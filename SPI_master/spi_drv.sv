==> flow/design.v <==
module spi_drv #(
    parameter integer               CLK_DIVIDE  = 100,  
    parameter integer               SPI_MAXLEN  = 32    
) (
    input                           clk,
    input                           sresetn,         
    input                           start_cmd,      
    output                          spi_drv_rdy,    
    input  [$clog2(SPI_MAXLEN):0]   n_clks,         
    input  [SPI_MAXLEN-1:0]         tx_data,        
    output [SPI_MAXLEN-1:0]         rx_miso,        
    output                          SCLK,           
    output                          MOSI,           
    input                           MISO,           
    output                          SS_N            
);
    logic sclk_en;
    logic data_counter_up_flag;
    logic sclk_counter_up_flag;
    logic resetn_shift;
    logic load_tx;
    logic ss_n;
    logic ready;
    logic sclk_rising_edge;
    logic sclk_falling_edge;
    logic latch_rx;
    logic [$clog2(SPI_MAXLEN):0] data_counter_reg;
    logic [SPI_MAXLEN-1:0] write_shift_reg;
    logic [SPI_MAXLEN-1:0] read_shift_reg;
    logic sclk_reg;
    logic [7:0] sclk_counter_reg;
    logic [$clog2(SPI_MAXLEN):0] n_clks_reg;
    logic [SPI_MAXLEN-1:0]         rx_miso_reg;
    typedef enum {
        reset_state,
        idle_state,
        load_state,
        transaction_state,
        latch_state
    } state_type;
    state_type current_state, next_state;
    always_ff@(posedge clk) begin
        if (!sresetn)
            current_state <= reset_state;
        else 
            current_state <= next_state;
    end
    always_comb begin
        resetn_shift = 1;
        ss_n = 1;
        ready = 0;
        sclk_en = 0;
        load_tx = 0;
        latch_rx = 0;
        case(current_state)
        reset_state: begin
            resetn_shift = 0;
            if (!sresetn)
                next_state = reset_state;
            else
                next_state = idle_state;
        end
        idle_state: begin
            ready = 1;
            if (start_cmd) begin
                next_state = load_state;
            end
            else
                next_state = idle_state;
        end
        load_state: begin  
            load_tx = 1;
            next_state = transaction_state;
        end
        transaction_state: begin
            ss_n = 0;
            sclk_en = 1;
            if (data_counter_up_flag && !sclk_reg) 
                next_state = latch_state;
            else
                next_state = transaction_state;
        end
        latch_state: begin
            ss_n = 0;
            latch_rx = 1;
            resetn_shift = 0;
            next_state = idle_state;
        end
        default: next_state = reset_state;
        endcase
    end
    always_ff@(posedge clk) begin
        if (!sresetn || !sclk_en)
            sclk_reg <= 0;
        else if (sclk_en && sclk_counter_up_flag)
            sclk_reg <= ~sclk_reg;
    end
    always_ff@(posedge clk) begin
        if (!sresetn || sclk_counter_up_flag)
            sclk_counter_reg <= 0;
        else if (sclk_en)
            sclk_counter_reg <= sclk_counter_reg + 1;
    end
    always_ff@(posedge clk) begin
        sclk_rising_edge <= 0;
        sclk_falling_edge <= 0;
        if (sclk_en && sclk_counter_up_flag) begin
            if (sclk_reg == 0)
                sclk_rising_edge <= 1;
            else
                sclk_falling_edge <= 1;
        end
    end
    assign sclk_counter_up_flag = (sclk_counter_reg == (CLK_DIVIDE>>1)-1);
    always_ff@(posedge clk) begin
        if (!resetn_shift)
            read_shift_reg <= 0;
        else if (sclk_rising_edge && !data_counter_up_flag)
            read_shift_reg <= {read_shift_reg[SPI_MAXLEN-1:0], MISO};
    end
    always_ff@(posedge clk) begin
        if (!resetn_shift)
            write_shift_reg <= 0;
        else if (load_tx)
            write_shift_reg <= tx_data << (SPI_MAXLEN - n_clks);
        else if (sclk_falling_edge && !data_counter_up_flag)
            write_shift_reg <= {write_shift_reg[SPI_MAXLEN-1:0], 1'b0};
    end
    always_ff@(posedge clk) begin
        if (!sresetn)
            rx_miso_reg <= 0;
        else if (latch_rx)
            rx_miso_reg <= read_shift_reg;
    end
    always_ff@(posedge clk) begin
        if (!sresetn)
            n_clks_reg <= 0;
        else if (load_tx)
            n_clks_reg <= n_clks;
    end
    always_ff@(posedge clk) begin
        if (!resetn_shift)
            data_counter_reg <= 0;
        else if (sclk_rising_edge && !data_counter_up_flag)
            data_counter_reg <= data_counter_reg + 1;
    end
    assign data_counter_up_flag = data_counter_reg == n_clks_reg;
    assign rx_miso = rx_miso_reg;
    assign SS_N = ss_n;
    assign spi_drv_rdy = ready;
    assign MOSI = write_shift_reg[SPI_MAXLEN-1];  
    assign SCLK = sclk_reg;
endmodule
# Tool chain data of spi_drv
# The steps from the RTL of spi_drv to its reports follow in flow order.
# Line numbers count from 1 in the design file above.
setup:
  design: "spi_drv"
  clk_port: "clk"
  lib: "sky130hd"
  pvt_corner: "tt_025C_1v80"

# Elaborated design
# Counts by Yosys on the flattened word-level netlist (proc, flatten, opt, wreduce; memories kept). Register bits leave out memories and registers merged into their read ports (data or address). Print and check cells are left out. Cells with the same type and inputs are merged into one.
word_totals:
  regBits: 151
  out_inout_bits: 36
op_classes:
  addsub: 3
  equal: 6
  shifts: 1
  muxes: 12
  bitwise: 1
  reduce_and_logical: 14
op_table:
  columns: ["cell", "n"]
  rows:
  - ["== test 32 x 2 -> 1 bit (second input constant)", 2]
  - ["two-way mux 32 bit", 2]
  - ["== test 32 x 1 -> 1 bit (second input constant)", 1]
  - ["== test 32 x 3 -> 1 bit (second input constant)", 1]
  - ["left shift 32 x 32 -> 32 bit", 1]
  - ["logical NOT 32 bit", 1]
  - ["case mux 3 bit (select 4 bit)", 1]
  - ["adder 8 x 1 -> 8 bit (second input constant)", 1]
  - ["== test 8 x 6 -> 1 bit (second input constant)", 1]
  - ["subtractor 6 x 6 -> 7 bit (first input constant)", 1]
  - ["two-way mux 1 bit", 7]
  - ["adder 6 x 1 -> 6 bit (second input constant)", 1]
  - ["== test 6 bit", 1]
  - ["logical AND 1 bit", 4]
  - ["logical NOT 1 bit", 4]
  - ["OR reduction 2 bit", 2]
  - ["two-way mux 3 bit", 1]
  - ["logical OR 1 bit", 2]
  - ["nonzero test 2 bit", 1]
  - ["two-way mux 2 bit", 1]
  - ["inverter 1 bit", 1]

# Longest topological paths
# Depth = most cells in a row (Yosys ltp): at word level without a register or memory, in the mapped netlist without a sequential cell, where the memories' decode and read muxes count.
depth:
  depth_word: 5
  ABC_AREA: 0
  ltp_mapped: 14
  mapped_depth_nobuf: 7

# Synthesis result
# Yosys stat after the flow's synthesis: flattened, memories mapped to cells. It holds for the ABC_AREA given above (unset counts as 0); a run with the other value may have another netlist.
types:
  columns: ["type", "n", "area_total_um2"]
  rows:
  - ["sky130_fd_sc_hd__dfxtp_1", 124, 2.48E+03]
  - ["sky130_fd_sc_hd__mux4_2", 30, 675.648]
  - ["sky130_fd_sc_hd__mux2i_1", 55, 550.528]
  - ["sky130_fd_sc_hd__nand2_1", 100, 375.36]
  - ["sky130_fd_sc_hd__mux2_2", 26, 292.781]
  - ["sky130_fd_sc_hd__nor2_1", 73, 274.013]
  - ["sky130_fd_sc_hd__a21oi_1", 51, 255.245]
  - ["sky130_fd_sc_hd__o221a_2", 17, 191.434]
  - ["sky130_fd_sc_hd__clkbuf_1", 41, 153.898]
  - ["sky130_fd_sc_hd__o21a_1", 19, 142.637]
  - ["sky130_fd_sc_hd__xnor2_1", 13, 113.859]
  - ["sky130_fd_sc_hd__a211oi_1", 12, 90.086]
  - ["sky130_fd_sc_hd__nand3_1", 15, 75.072]
  - ["sky130_fd_sc_hd__buf_2", 14, 70.067]
  - ["sky130_fd_sc_hd__nor3_1", 14, 70.067]
  - ["sky130_fd_sc_hd__and3_1", 11, 68.816]
  - ["sky130_fd_sc_hd__o31ai_1", 8, 60.058]
  - ["sky130_fd_sc_hd__o21ai_0", 11, 55.053]
# Not listed: further types 54, cells in them 121.
mapped:
  stdcells: 755
  mapped_area_um2: 6980.4
  sequential_area_um2: 2482.4
  flip_flops: 124
  n_buf: 67

# Timing after synthesis
# OpenSTA on the mapped netlist: ideal clock, no wires. The path of least setup slack (recovery checks aside). Input and output delay are each 20% of the period. Register names are those of the netlist, which keeps one name where synthesis merged equal registers.
synth_path:
  kind: "input-to-reg"
  start: "in n_clks[0]"
  end: "reg write_shift_reg[20]"
  tclk_ps: 4850
  launch_ps: 970
  t_arrival_ps: 3472
  required_ps: 4728
  slack_ps: 1257
  path_delay_ps: 2624
  path_stages: 12
  period_less_setup_slack_ps: 3593
# "path_delay_ps" is the arrival time less input delay plus setup time.
# "path_stages" counts driving pins, that of a launching flip-flop among them; a cell with two outputs on the path counts twice.
# "period_less_setup_slack_ps" = period - worst setup slack (recovery checks aside). The figure is calculated, with input and output delays left at 20% of the set period.
# The rows between start and end are the longest chain of elaborated cells between them; the timing report does not say that the signal goes this way. Where chains are equally long, one stands for them.
# A line is the first line of the expression or statement that the cell stems from. Yosys adds cells for indexed reads and writes and turns some case tables into memories.
# At most two assigning lines are given for a register; there are more.
synth_between:
  path_cell_list: "sky130_fd_sc_hd__buf_2 > sky130_fd_sc_hd__buf_4 > sky130_fd_sc_hd__inv_1 > sky130_fd_sc_hd__buf_2 > sky130_fd_sc_hd__ha_1 > sky130_fd_sc_hd__buf_4 > sky130_fd_sc_hd__xor2_1 > sky130_fd_sc_hd__buf_4 > sky130_fd_sc_hd__mux4_2 > sky130_fd_sc_hd__o211ai_1 > sky130_fd_sc_hd__a21oi_1 > sky130_fd_sc_hd__o311a_1"
  elab_chain_len: 3
  cone_cells: 3
  lines_between: 2
  classes_between: "add/sub: 1; shift: 1; mux: 1"
synth_lines:
  columns: ["item", "line", "source"]
  rows:
  - ["start: declaration", 9, "input  [$clog2(SPI_MAXLEN):0]   n_clks,"]
  - ["subtractor 6 x 6 -> 7 bit", 125, "write_shift_reg <= tx_data << (SPI_MAXLEN - n_clks);"]
  - ["left shift 32 x 32 -> 32 bit", 125, null]
  - ["two-way mux 32 bit", 124, "else if (load_tx)"]
  - ["end: assignment", 125, null]
  - ["end: assignment", 127, "write_shift_reg <= {write_shift_reg[SPI_MAXLEN-1:0], 1'b0};"]
  - ["end: declaration", 28, "logic [SPI_MAXLEN-1:0] write_shift_reg;"]

# Timing after layout
# From the final timing report of flow run 1: the path of least setup slack in the routed layout; clock arrival at registers is part of the times.
# The report prints the path's times to 10 ps; the period is as set.
layout_path:
  kind: "input-to-reg"
  start: "in n_clks[0]"
  end: "reg write_shift_reg[30]"
  tclk_ps: 2290
  launch_ps: 460
  t_arrival_ps: 2580
  required_ps: 2600
  slack_ps: 20
  path_stages: 9
# The rows between start and end are the longest chain of elaborated cells between them; the timing report does not say that the signal goes this way. Where chains are equally long, one stands for them.
# At most two assigning lines are given for a register; there are more.
layout_between:
  path_cell_list: "sky130_fd_sc_hd__buf_2 > sky130_fd_sc_hd__inv_8 > sky130_fd_sc_hd__ha_4 > sky130_fd_sc_hd__buf_4 > sky130_fd_sc_hd__mux2_2 > sky130_fd_sc_hd__mux4_2 > sky130_fd_sc_hd__nor2_1 > sky130_fd_sc_hd__a211oi_2 > sky130_fd_sc_hd__o221a_2"
  elab_chain_len: 3
  cone_cells: 3
  lines_between: 2
  classes_between: "add/sub: 1; shift: 1; mux: 1"
layout_lines:
  columns: ["item", "line", "source"]
  rows:
  - ["start: declaration", 9, "input  [$clog2(SPI_MAXLEN):0]   n_clks,"]
  - ["subtractor 6 x 6 -> 7 bit", 125, "write_shift_reg <= tx_data << (SPI_MAXLEN - n_clks);"]
  - ["left shift 32 x 32 -> 32 bit", 125, null]
  - ["two-way mux 32 bit", 124, "else if (load_tx)"]
  - ["end: assignment", 125, null]
  - ["end: assignment", 127, "write_shift_reg <= {write_shift_reg[SPI_MAXLEN-1:0], 1'b0};"]
  - ["end: declaration", 28, "logic [SPI_MAXLEN-1:0] write_shift_reg;"]

# Measured results for spi_drv: 2 stored runs of the Yosys and OpenROAD flow on sky130hd. The settings differ; the order carries no meaning. The constraints put input and output delay at 20% of the set period each and load the outputs with 0.01 pF.
# "period_less_ws_ps": clock period set for the run, less the worst setup slack. It is reckoned from that one timing run; input and output delays stay at 20% of the period that was set.
# "worst_path_allowed_less_slack_ps" = time allowed to the worst setup path (clock period - input delay - output delay, where it has them) - its slack; a late launch clock adds to it, a late capture clock takes from it.
# "power.total_mw" rests on the timing tool's default activity at the inputs, not on a simulated workload.
# "worst_path_allowed_less_slack_ps" is given in steps of 10 ps.
runs:
  - name: "flow run 1"
    settings:
      period_ns: 2.29
      CORE_UTILIZATION: 28
      PLACE_DENSITY_LB_ADDON: 0.08
      CORE_ASPECT_RATIO: 0.61
      CORE_MARGIN: 5
      CELL_PAD_IN_SITES_DETAIL_PLACEMENT: 2
      CTS_CLUSTER_SIZE: 74
      CTS_CLUSTER_DIAMETER: 308
      CAP_MARGIN: 0
      MAX_ROUTING_LAYER: "met4"
      SLEW_MARGIN: 20
    results:
      power.total_mw: 6.195
      yosys.chip_area_um2: 6980.4
      finish.stdcell_area_um2: 9535.4
      period_less_ws_ps: 2270
      worst_path_allowed_less_slack_ps: 1810
      worstPathKind: "input-to-reg"
      design.die.area_um2: 28285.2
      fin_ws_ps: 20
      setupTns_ps: 0
      fin_hold_ws_ps: 475
      fin_util_frac: 0.386
  - name: "flow run 2"
    settings:
      period_ns: 4.41
      CORE_UTILIZATION: 33
      PLACE_DENSITY: 0.47
      CELL_PAD_IN_SITES_GLOBAL_PLACEMENT: 2
      ABC_AREA: 0
      GPL_TIMING_DRIVEN: 0
      CTS_CLUSTER_SIZE: 46
      CTS_CLUSTER_DIAMETER: 77
      CAP_MARGIN: 10
      CORE_MARGIN: 2
      SLEW_MARGIN: 20
    results:
      finish.stdcell_area_um2: 8683.3
      power.total_mw: 3.039
      fin_hold_ws_ps: 457
      design.die.area_um2: 22332.3
      setupTns_ps: 0
      fin_util_frac: 0.416
      period_less_ws_ps: 3739
      yosys.chip_area_um2: 6980.4
      fin_ws_ps: 671
      worst_path_allowed_less_slack_ps: 2860
      worstPathKind: "input-to-reg"
